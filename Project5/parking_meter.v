==> flow/design.v <==
`timescale 1ns / 1ps
module parking_meter(
input add1,
input add2,
input add3,
input add4,
input rst1,
input rst2,
input clk,
input rst,
output [6:0] seg_vector,
output a1,
output a2,
output a3,
output a4,
output [3:0] val1,
output [3:0] val2,
output [3:0] val3,
output [3:0] val4
    );
reg activate;
reg [13:0] timer;
reg [6:0] counter;
reg [1:0] curr_state;
parameter INIT = 0;
parameter LESS = 1;
parameter MORE = 2;
assign val1 = timer / 1000;
assign val2 = (timer % 1000) / 100;
assign val3 = (timer % 100) / 10;
assign val4 = timer % 10;
seven_seg_display ssd(
.time1(val1),
.time2(val2),
.time3(val3),
.time4(val4),
.activate(activate),
.clk(clk),
.seg_vector(seg_vector),
.a1(a1),
.a2(a2),
.a3(a3),
.a4(a4)
);
always@(posedge clk) begin
	if (rst)
		curr_state <= INIT;
	else if (timer == 0)
		curr_state <= INIT;
	else if (timer < 180)
		curr_state <= LESS;
	else
		curr_state <= MORE;
end
always@(posedge clk) begin
	if(rst) begin
		counter <= 0;
		activate <= 0;
	end
	else begin
		if (curr_state == LESS) begin
			if (timer % 2 == 1)
				activate <= 0;
			else
				activate <= 1;
			if (counter == 99)
				counter <= 0;
			else
				counter <= counter + 1'b1;
		end
		else begin
			if (counter == 49) begin
				counter <= counter + 1'b1;
				activate <= ~activate;
			end
			else if (counter == 99) begin
				counter <= 0;
				activate <= ~activate;
			end
			else
				counter <= counter + 1'b1;
		end
	end
end
always@(posedge clk) begin
	if (add1) begin
		if (timer + 60 > 9999)
			timer <= 9999;
		else
			timer <= timer + 60;
	end
	if (add2) begin
		if (timer + 120 > 9999)
			timer <= 9999;
		else
			timer <= timer + 120;
	end
	if (add3) begin
		if (timer + 180 > 9999)
			timer <= 9999;
		else
			timer <= timer + 180;
	end
	if (add4) begin
		if (timer + 300 > 9999)
			timer <= 9999;
		else
			timer <= timer + 300;
	end
	if (rst)
		timer <= 0;
	if (rst1)
		timer <= 16;
	if (rst2)
		timer <= 150;
	if (counter == 99)
		if (timer > 0)
			timer <= timer - 1'b1;
end
endmodule
module seven_seg_display(
input [3:0] time1,
input [3:0] time2,
input [3:0] time3,
input [3:0] time4,
input activate,
input clk,
output reg [6:0] seg_vector,
output reg a1,
output reg a2,
output reg a3,
output reg a4
);
reg [1:0] state;
initial begin
	state <= 0;
end
function [6:0] seven_seg_encoder;
input [3:0] digit;
case(digit)
0: seven_seg_encoder = 7'b0000001;
1: seven_seg_encoder = 7'b1001111;
2: seven_seg_encoder = 7'b0010010;
3: seven_seg_encoder = 7'b0000110;
4: seven_seg_encoder = 7'b1001100;
5: seven_seg_encoder = 7'b0100100;
6: seven_seg_encoder = 7'b0100000;
7: seven_seg_encoder = 7'b0001111;
8: seven_seg_encoder = 7'b0000000;
9: seven_seg_encoder = 7'b0000100;
endcase
endfunction
always@(posedge clk) begin
if(activate) begin
	case(state)
	0: begin
		a1 <= 0; a2 <= 1; a3 <= 1; a4 <= 1;
		end
	1: begin
		a1 <= 1; a2 <= 0; a3 <= 1; a4 <= 1;
		end
	2: begin
		a1 <= 1; a2 <= 1; a3 <= 0; a4 <= 1;
		end
	3: begin
		a1 <= 1; a2 <= 1; a3 <= 1; a4 <= 0;
		end
	default: begin
		a1 <= 1; a2 <= 1; a3 <= 1; a4 <= 1;
		end
	endcase
	case(state)
	0: seg_vector <= seven_seg_encoder(time1);
	1: seg_vector <= seven_seg_encoder(time2);
	2: seg_vector <= seven_seg_encoder(time3);
	3: seg_vector <= seven_seg_encoder(time4);
	endcase
end
else begin
	a1 <= 1; a2 <= 1; a3 <= 1; a4 <= 1;
	seg_vector <= 7'b1111111;
end
state <= state + 1'b1;
end
endmodule
-- From RTL to reports: parking_meter
The steps from the RTL of parking_meter to its reports follow in flow order.
Lines are those of the file above, counted from 1.
Operators carry their Yosys type and port widths (W data, S select, Z words).
Not given: n/a
- top module: parking_meter
- clock port: clk
- library: sky130hd
- corner: tt_025C_1v80

-- Word-level counts
Yosys after proc, flatten, opt, wreduce and memory -nomap, before mapping. Memory bits, and registers merged into a memory's read port (data or address), are not among the register bits. Print and check cells are not counted. Equal cells are merged and count once.
- bits in read-only memories: 0
- register bits at 37
- memory bits (writable) at 0
- noted clocked read ports x word width: 0
- bits in latches at 0
- noted bits of input ports: 8
- memory cells: 0
- reduce/logical cells at 12
- noted add/sub/neg operators: 7
- shift operators at 0
- noted order comparisons: 6
- multiply operators at 0
- noted equal/unequal tests: 42
- noted mux-type cells: 30
- bitwise logic cells: 1
- div/mod/pow operators: 6
- operators by type and width (cell ; count):
    $div A14 B10 Y32 const B ; 1
    $mod A14 B10 Y32 const B ; 1
    $pmux W7 S10 ; 4
    $mod A14 B7 Y32 const B ; 1
    $div A32 B7 Y32 const B ; 1
    $mux W14 ; 13
    $mod A14 B4 Y32 const B ; 1
    $gt A32 B14 Y1 const B ; 4
    $div A32 B4 Y32 const B ; 1
    $eq A4 B3 Y1 const B ; 16
    $eq A4 B2 Y1 const B ; 8
    $eq A4 B4 Y1 const B ; 8
    $pmux W7 S4 ; 1
    $mux W7 ; 3
    $eq A4 B1 Y1 const B ; 4
    $logic_not A4 Y1 ; 4
    $add A14 B6 Y15 const B ; 1
    $add A14 B7 Y15 const B ; 1
    $add A14 B8 Y15 const B ; 1
    $add A14 B9 Y15 const B ; 1
    $sub A14 B1 Y14 const B ; 1
    $gt A14 B1 Y1 const B ; 1
    $lt A14 B8 Y1 const B ; 1
    $logic_not A14 Y1 ; 1
    $reduce_or A3 Y1 ; 4
    $pmux W1 S2 ; 4
    $add A7 B1 Y7 const B ; 1
    $eq A7 B6 Y1 const B ; 1
Other operator kinds: 10; their cells: 15.

-- Depth
Yosys ltp: most cells in a row. Word level: on the elaborated netlist, between registers, memories and ports. Mapped: between sequential cells and ports; inverters and the memories' decode and read muxes count.
- depth after elaboration at 12
- noted ABC_AREA: 0
- depth in mapped cells at 52

-- Synthesis result
Source: synth_stat.txt of the flow (Yosys; design flattened, memories mapped). It holds for the ABC_AREA given above (unset counts as 0); a run with the other value may have another netlist.
- cell types (type ; count ; area in all (µm²)):
    sky130_fd_sc_hd__xnor2_1 ; 105 ; 919.632
    sky130_fd_sc_hd__dfxtp_1 ; 36 ; 720.691
    sky130_fd_sc_hd__nand2_1 ; 183 ; 686.909
    sky130_fd_sc_hd__nor2_1 ; 183 ; 686.909
    sky130_fd_sc_hd__o21ai_0 ; 117 ; 585.562
    sky130_fd_sc_hd__a21oi_1 ; 108 ; 540.518
    sky130_fd_sc_hd__nand3_1 ; 78 ; 390.374
    sky130_fd_sc_hd__nor3_1 ; 75 ; 375.36
    sky130_fd_sc_hd__ha_1 ; 24 ; 300.288
    sky130_fd_sc_hd__clkbuf_1 ; 73 ; 274.013
    sky130_fd_sc_hd__mux2i_1 ; 25 ; 250.24
    sky130_fd_sc_hd__a211oi_1 ; 31 ; 232.723
    sky130_fd_sc_hd__a31oi_1 ; 37 ; 231.472
    sky130_fd_sc_hd__o211ai_1 ; 30 ; 225.216
    sky130_fd_sc_hd__xor2_1 ; 22 ; 192.685
    sky130_fd_sc_hd__a21o_1 ; 22 ; 165.158
    sky130_fd_sc_hd__nand4_1 ; 26 ; 162.656
    sky130_fd_sc_hd__or3_1 ; 26 ; 162.656
Other cell types: 98; their cells: 580.
- mapped cells: 1781
- buffers: 114
- sequential area at 720.7 µm²
- noted chip area (Yosys): 11761.3 µm²
- noted flip-flops: 36
By module: a second synthesis without flattening, with its own total; a netlist apart from the flattened one above.
- cell total of the unflattened synthesis at 1755
- area total of the unflattened synthesis at 11388.4 µm²
Rows give one instance, submodules left out.
- by module (module ; sequential area (µm²) ; times used ; cells ; area (µm²)):
    parking_meter ; 460.4 ; 1 ; 1623 ; 10349.9
    seven_seg_display ; 260.2 ; 1 ; 132 ; 1038.5

-- Timing after synthesis
OpenSTA on the mapped netlist: ideal clock, no wires. The path of least setup slack (recovery checks aside). Input and output delay are each 20% of the period. Register names are those of the netlist, which keeps one name where synthesis merged equal registers.
- path kind: flip-flop to output port
- start point: reg timer[4]
- end point: out val3[1]
- noted stages: 46
- time at the first pin: 0.000 ns
- noted path slack: -0.234 ns
- path delay at 10.314 ns
- arrival at 10.314 ns
- output delay: 2.520 ns
- period at 12.6 ns
- required time: 10.080 ns
- synthesis period reached at 12.834 ns
"path delay" is the arrival time less input delay plus setup time.
At an output port there is no setup time.
"stages" counts driving pins, that of a launching flip-flop among them; a cell with two outputs on the path counts twice.
"synthesis period reached" is the clock period less the worst setup slack; recovery checks do not enter. This is arithmetic on one report: input and output delays are still those of the set period (20% each).
Between the ends stands the longest chain of elaborated cells between them, by number of cells; it is not shown to be the way that was timed. Of several equally long chains one is given.
A line is the first line of the expression or statement that the cell stems from. Yosys adds cells for indexed reads and writes and turns some case tables into memories.
At most two assigning lines are given for a register; there are more.
- cells stage by stage: sky130_fd_sc_hd__dfxtp_1 > sky130_fd_sc_hd__clkbuf_1 > sky130_fd_sc_hd__clkinv_1 > sky130_fd_sc_hd__buf_1 > sky130_fd_sc_hd__ha_1 > sky130_fd_sc_hd__nor4b_4 > sky130_fd_sc_hd__nand2_1 > sky130_fd_sc_hd__nand2_1 > sky130_fd_sc_hd__a21boi_0 > sky130_fd_sc_hd__ha_1 > sky130_fd_sc_hd__nor2b_1 > sky130_fd_sc_hd__o211ai_1 > sky130_fd_sc_hd__a21oi_1 > sky130_fd_sc_hd__maj3_2 > sky130_fd_sc_hd__o2111ai_2 > sky130_fd_sc_hd__o211a_1 > sky130_fd_sc_hd__buf_6 > sky130_fd_sc_hd__mux2i_4 > [... 10 more ...] > sky130_fd_sc_hd__a211o_1 > sky130_fd_sc_hd__and3_1 > sky130_fd_sc_hd__buf_6 > sky130_fd_sc_hd__a211o_1 > sky130_fd_sc_hd__or3_1 > sky130_fd_sc_hd__o211ai_2 > sky130_fd_sc_hd__buf_6 > sky130_fd_sc_hd__mux2i_1 > sky130_fd_sc_hd__nand3_1 > sky130_fd_sc_hd__a211oi_1 > sky130_fd_sc_hd__nor4b_1 > sky130_fd_sc_hd__or3_4 > sky130_fd_sc_hd__inv_4 > sky130_fd_sc_hd__o221ai_4 > sky130_fd_sc_hd__maj3_2 > sky130_fd_sc_hd__a21oi_2 > sky130_fd_sc_hd__o31a_2 > sky130_fd_sc_hd__inv_1
- noted length of the longest elaborated chain: 2
- noted elaborated cells between the ends (all ways): 2
- RTL lines, path post-synthesis (element ; line ; text):
    from (decl) ; 22 ; reg [13:0] timer;
    from (assign) ; 90 ; timer <= timer + 60;
    from (assign) ; 96 ; timer <= timer + 120;
    $mod A14 B7 Y32 ; 30 ; assign val3 = (timer % 100) / 10;
    $div A32 B4 Y32 ; 30 ;
    to (decl) ; 18 ; output [3:0] val3,
Nets of the timed path that keep an RTL name, with a line that drives or declares them; the list need not be complete.
- named nets, post-synthesis (signal ; line):
    val3[3] ; 30

-- Path in the finished layout
Path of least setup slack in the final report of record 1 (OpenROAD, finished layout, wires in). Where an end is a register, its clock arrival counts in the times.
- path kind: flip-flop to output port
- start point: reg timer[4]
- end point: out val3[0]
- period at 11.0 ns
- time at the first pin: 0.29 ns
- required time: 8.80 ns
- arrival at 9.90 ns
- noted path slack: -1.10 ns
- output delay: 2.20 ns
- noted stages: 48
Between the ends stands the longest chain of elaborated cells between them, by number of cells; it is not shown to be the way that was timed. Of several equally long chains one is given.
At most two assigning lines are given for a register; there are more.
- cells stage by stage: sky130_fd_sc_hd__dfxtp_4 > sky130_fd_sc_hd__clkinv_8 > sky130_fd_sc_hd__ha_4 > sky130_fd_sc_hd__buf_4 > sky130_fd_sc_hd__or4b_4 > sky130_fd_sc_hd__buf_6 > sky130_fd_sc_hd__o211ai_1 > sky130_fd_sc_hd__buf_4 > sky130_fd_sc_hd__a21oi_2 > sky130_fd_sc_hd__maj3_2 > sky130_fd_sc_hd__buf_4 > sky130_fd_sc_hd__o21a_1 > sky130_fd_sc_hd__o21a_1 > sky130_fd_sc_hd__o31ai_4 > sky130_fd_sc_hd__buf_4 > sky130_fd_sc_hd__buf_6 > sky130_fd_sc_hd__a21o_1 > sky130_fd_sc_hd__nor2_1 > [... 12 more ...] > sky130_fd_sc_hd__buf_4 > sky130_fd_sc_hd__a2111oi_4 > sky130_fd_sc_hd__o211ai_4 > sky130_fd_sc_hd__buf_12 > sky130_fd_sc_hd__xnor2_4 > sky130_fd_sc_hd__a221oi_2 > sky130_fd_sc_hd__buf_4 > sky130_fd_sc_hd__a211oi_1 > sky130_fd_sc_hd__nor4b_2 > sky130_fd_sc_hd__or3_4 > sky130_fd_sc_hd__inv_8 > sky130_fd_sc_hd__o221ai_4 > sky130_fd_sc_hd__buf_6 > sky130_fd_sc_hd__xnor2_4 > sky130_fd_sc_hd__mux2i_2 > sky130_fd_sc_hd__a211oi_4 > sky130_fd_sc_hd__inv_2 > sky130_fd_sc_hd__buf_6
- noted length of the longest elaborated chain: 2
- noted elaborated cells between the ends (all ways): 2
- RTL lines, path after layout (element ; line ; text):
    from (decl) ; 22 ; reg [13:0] timer;
    from (assign) ; 90 ; timer <= timer + 60;
    from (assign) ; 96 ; timer <= timer + 120;
    $mod A14 B7 Y32 ; 30 ; assign val3 = (timer % 100) / 10;
    $div A32 B4 Y32 ; 30 ;
    to (decl) ; 18 ; output [3:0] val3,

## Implementation results

Design parking_meter on sky130hd. What follows are 2 stored runs of the flow, each under its own settings; their order means nothing. The constraints put input and output delay at 20% of the set period each and load the outputs with 0.01 pF.
By "period achieved" is meant the clock period of the run minus its worst setup slack. This is arithmetic on one report: input and output delays are still those of the set period (20% each).
"total power of the final layout" is the tool's figure for a default switching activity; nothing was simulated.

Record 1
Settings were period_ns = 11.0; CORE_UTILIZATION = 19; SETUP_SLACK_MARGIN = 1.65; PLACE_DENSITY_LB_ADDON = 0.12; CORE_MARGIN = 7; CELL_PAD_IN_SITES_DETAIL_PLACEMENT = 0; CTS_CLUSTER_DIAMETER = 274; CAP_MARGIN = 15; SLEW_MARGIN = 20; MIN_ROUTING_LAYER = met2
- period achieved: 12.105 ns
- mapped cell area after synthesis: 11761.3 µm²
- noted the worst-case hold slack: 0.442 ns
- area inside the die boundary at 69063.8 µm²
- noted the total power of the final layout: 1912 µW
- utilization in the final report at 0.318
- noted the worst setup slack after layout: -1.105 ns
- std-cell area (final layout) at 19568.8 µm²

Record 2
Settings were period_ns = 9.84; CAP_MARGIN = 20; CORE_MARGIN = 2; CORE_UTILIZATION = 40; SLEW_MARGIN = 20
- utilization in the final report at 0.651
- mapped cell area after synthesis: 11761.3 µm²
- noted the total power of the final layout: 1995 µW
- area inside the die boundary at 30791.5 µm²
- period achieved: 11.767 ns
- std-cell area (final layout) at 18790.5 µm²
- noted the worst-case hold slack: 0.433 ns
- noted the worst setup slack after layout: -1.927 ns
