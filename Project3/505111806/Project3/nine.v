==> flow/design.v <==
`timescale 1ns / 1ps
module nine(
	input clk_in,
	input rst,
	output reg [7:0] glitchy_counter
    );
wire strobe_clock;
strobe sb(
	.clk_in (clk_in),
	.rst (rst),
	.clk_out (strobe_clock)
);
always @(posedge clk_in) begin
	if (rst)
		glitchy_counter <= 0;
	else if (strobe_clock == 1)
		glitchy_counter <= glitchy_counter - 5;
	else
		glitchy_counter <= glitchy_counter + 2;
end
endmodule
module strobe(
	input clk_in,
	input rst,
	output reg clk_out
);
reg [1:0] counter;
always @(posedge clk_in) begin
	if (rst) begin
		counter <= 0;
		clk_out <= 0;
	end
	else begin
		if(counter == 2) begin
			counter <= counter + 1'b1;
			clk_out <= ~clk_out;
		end
		else if (counter == 3) begin
			counter <= 0;
			clk_out <= ~clk_out;
		end
		else
			counter <= counter + 1'b1;
	end
end
endmodule
==> Tool chain data of nine <==
What the tools print for nine, step after step.
Lines are those of the file above, counted from 1.
Operators carry their Yosys type and port widths (W data, S select, Z words).
Library cell names are shortened.
{ "inputs": {"top_module": "nine", "clk_port": "clk_in", "library": "sky130hd", "corner": "tt_025C_1v80"} }

==> Elaborated design <==
Source: Yosys, flattened and elaborated, memories not mapped. Widths are those after wreduce. Registers that Yosys merges into a memory's read port (data or address) are not register bits. Print and check cells do not count. Equal cells are merged and count once.
{ "op_classes": {"n_addsub": 3, "eq_ne": 2, "mux": 5, "logic": 1, "reduce_and_logical": 1} }
{ "op_table": {"columns": ["cell", "count"], "rows": [
  ["$add A8 B2 Y8 const B", 1],
  ["$sub A8 B3 Y8 const B", 1],
  ["$mux W8", 1],
  ["$eq A2 B2 Y1 const B", 2],
  ["$mux W2", 2],
  ["$add A2 B1 Y2 const B", 1],
  ["$reduce_bool A2 Y1", 1],
  ["$mux W1", 2],
  ["$not A1 Y1", 1]
]} }
{ "word_totals": {"ff_bits": 11, "input_bits": 2, "output_inout_bits": 8, "word_cells": 15} }

==> Logic depth <==
Longest topological path by Yosys (ltp), each cell counted once; first at word level (registers and memories cut), then after technology mapping (sequential cells cut; the memories' decode and read muxes count).
{ "depth": {"depth_word": 3, "abc_area": 0, "depth_mapped": 6, "ltp_nobuf": 6} }

==> Mapped cells and area <==
Yosys stat after the flow's synthesis: flattened, memories mapped to cells. It holds for the ABC_AREA given above (unset counts as 0); a run with the other value may have another netlist.
Totals and module areas in this step are rounded.
{ "mapped": {"mapped_cells": 65, "synth_area_um2": 597, "seqArea_um2": 220, "flip_flops": 11, "buffers": 2} }
{ "types": {"columns": ["cell", "count", "type_area_um2"], "rows": [
  ["dfxtp_1", 11, 220.211],
  ["ha_1", 5, 62.56],
  ["nor2_1", 12, 45.043],
  ["xnor2_1", 3, 26.275],
  ["nor2b_1", 4, 25.024],
  ["mux2_2", 2, 22.522],
  ["a21oi_1", 4, 20.019],
  ["xor2_1", 2, 17.517],
  ["a211oi_1", 2, 15.014],
  ["inv_1", 4, 15.014],
  ["nand2b_4", 1, 13.763],
  ["and2_1", 2, 12.512],
  ["and3_4", 1, 11.261],
  ["buf_6", 1, 11.261],
  ["or4_4", 1, 11.261],
  ["and4b_1", 1, 10.01],
  ["o21ba_1", 1, 10.01],
  ["a22oi_1", 1, 7.507]
]} }
Not listed: further types 7, cells in them 7.
The figures by module come from a second, unflattened synthesis with its own total; it is not the netlist above.
{ "hier_totals": {"cells_unflattened": 66, "hier_area_um2": 594} }
Each row is one instance without its submodules.
{ "modules": {"columns": ["module", "n_inst", "cells", "mod_area_um2", "mod_seq_area_um2"], "rows": [
  ["nine", 1, 52, 453, 160],
  ["strobe", 1, 14, 141, 60.1]
]} }

==> Timing after synthesis <==
OpenSTA on the mapped netlist: ideal clock, no wires. The path of least setup slack (recovery checks aside). Input and output delay are each 20% of the period. Register names are those of the netlist, which keeps one name where synthesis merged equal registers.
{ "synth_path": {"kind": "register to register", "startpoint": "reg glitchy_counter[1]", "endpoint": "reg glitchy_counter[6]", "tclk_ns": 1.58, "setup_time_ns": 0.115, "t_first_pin_ns": 0.000, "arrival_time_ns": 1.414, "t_required_ns": 1.465, "path_slack_ns": 0.051, "path_delay_ns": 1.529, "path_stages": 7, "n_path_buf": 0, "synth_period_reached_ns": 1.529} }
"path_delay_ns" = arrival - input delay + setup time.
"path_stages" counts driving pins, that of a launching flip-flop among them; a cell with two outputs on the path counts twice.
"synth_period_reached_ns" = period - worst setup slack (recovery checks aside). The figure is calculated, with input and output delays left at 20% of the set period.
The rows between start and end are the longest chain of elaborated cells between them; the timing report does not say that the signal goes this way. Where chains are equally long, one stands for them.
A line is the first line of the expression or statement that the cell stems from. Yosys adds cells for indexed reads and writes and turns some case tables into memories.
At most two assigning lines are given for a register; there are more.
{ "synth_via": {"path_cell_list": "dfxtp_1 -> inv_1 -> ha_1 -> nor2b_1 -> or4_4 -> and3_4 -> o21ba_1", "elab_chain_len": 2, "cells_between": 3, "lines_between": 3, "classes_between": "add/sub: 2; mux: 1"} }
{ "synth_lines": {"columns": ["item", "line", "rtl"], "rows": [
  ["from (decl)", 5, "output reg [7:0] glitchy_counter"],
  ["from (assign)", 17, "glitchy_counter <= glitchy_counter - 5;"],
  ["from (assign)", 19, "glitchy_counter <= glitchy_counter + 2;"],
  ["$add A8 B2 Y8", 19, null],
  ["$mux W8", 16, "else if (strobe_clock == 1)"],
  ["to (assign)", 17, null],
  ["to (assign)", 19, null],
  ["to (decl)", 5, null]
]} }

==> Path in the finished layout <==
Path of least setup slack in the final report of run 1 (OpenROAD, finished layout, wires in). Where an end is a register, its clock arrival counts in the times.
{ "layout_path": {"kind": "register to register", "startpoint": "reg glitchy_counter[2]", "endpoint": "reg glitchy_counter[7]", "tclk_ns": 1.08, "setup_time_ns": 0.11, "t_first_pin_ns": 0.26, "arrival_time_ns": 1.59, "t_required_ns": 1.24, "path_slack_ns": -0.35, "path_stages": 6, "n_path_buf": 0} }
The rows between start and end are the longest chain of elaborated cells between them; the timing report does not say that the signal goes this way. Where chains are equally long, one stands for them.
At most two assigning lines are given for a register; there are more.
{ "layout_via": {"path_cell_list": "dfxtp_4 -> ha_4 -> and2b_1 -> and3_4 -> a22oi_2 -> mux2_4", "elab_chain_len": 2, "cells_between": 3, "lines_between": 3, "classes_between": "add/sub: 2; mux: 1"} }
{ "layout_lines": {"columns": ["item", "line", "rtl"], "rows": [
  ["from (decl)", 5, "output reg [7:0] glitchy_counter"],
  ["from (assign)", 17, "glitchy_counter <= glitchy_counter - 5;"],
  ["from (assign)", 19, "glitchy_counter <= glitchy_counter + 2;"],
  ["$add A8 B2 Y8", 19, null],
  ["$mux W8", 16, "else if (strobe_clock == 1)"],
  ["to (assign)", 17, null],
  ["to (assign)", 19, null],
  ["to (decl)", 5, null]
]} }

Data sheet: physical implementation of nine

Below are 2 stored runs of the flow (Yosys, OpenROAD; platform sky130hd) on nine, each with its settings and what was measured, unordered. Constraints: input delay and output delay 20% of the set period each, output load 0.01 pF.
By "achieved_period_ns" is meant the clock period of the run minus its worst setup slack. This is arithmetic on one report: input and output delays are still those of the set period (20% each).
"worst_path_ns": the worst setup path's part of the clock period (all of it between registers, 20% less for each end at a port) less its slack. A launch clock that arrives late makes it longer, a capture clock that arrives late makes it shorter.
By "fin_power_mw" is meant OpenSTA's value without simulated activity: inputs other than the clock are taken to toggle once in ten clock periods, and the tool carries that through the logic.
Results are given in rounded form.
[
  {
    "run": "run 1",
    "settings": { "period_ns": 1.08, "CAP_MARGIN": 20, "CORE_MARGIN": 2, "CORE_UTILIZATION": 40, "SLEW_MARGIN": 20 },
    "results": { "synth_area_um2": 597, "achieved_period_ns": 1.430, "worst_path_ns": 1.43, "worst_setup_path_type": "register to register", "tns_ns": -1.67, "worstSetupSlack_ns": -0.350, "hold_ws_ns": 0.421, "layout_stdcell_area_um2": 957, "fin_power_mw": 1.86, "final_die_area_um2": 1820, "finish.utilization_pct": 70.9 }
  },
  {
    "run": "run 2",
    "settings": { "period_ns": 2.73, "CORE_UTILIZATION": 58, "PLACE_DENSITY_LB_ADDON": 0.07, "HOLD_SLACK_MARGIN": 0.18, "CELL_PAD_IN_SITES_GLOBAL_PLACEMENT": 1, "TNS_END_PERCENT": 70, "CTS_CLUSTER_DIAMETER": 24, "CAP_MARGIN": 40, "MAX_ROUTING_LAYER": "met4", "CORE_MARGIN": 2, "SLEW_MARGIN": 20 },
    "outcome": "not finished: placement ended with error FLW-0024"
  }
]
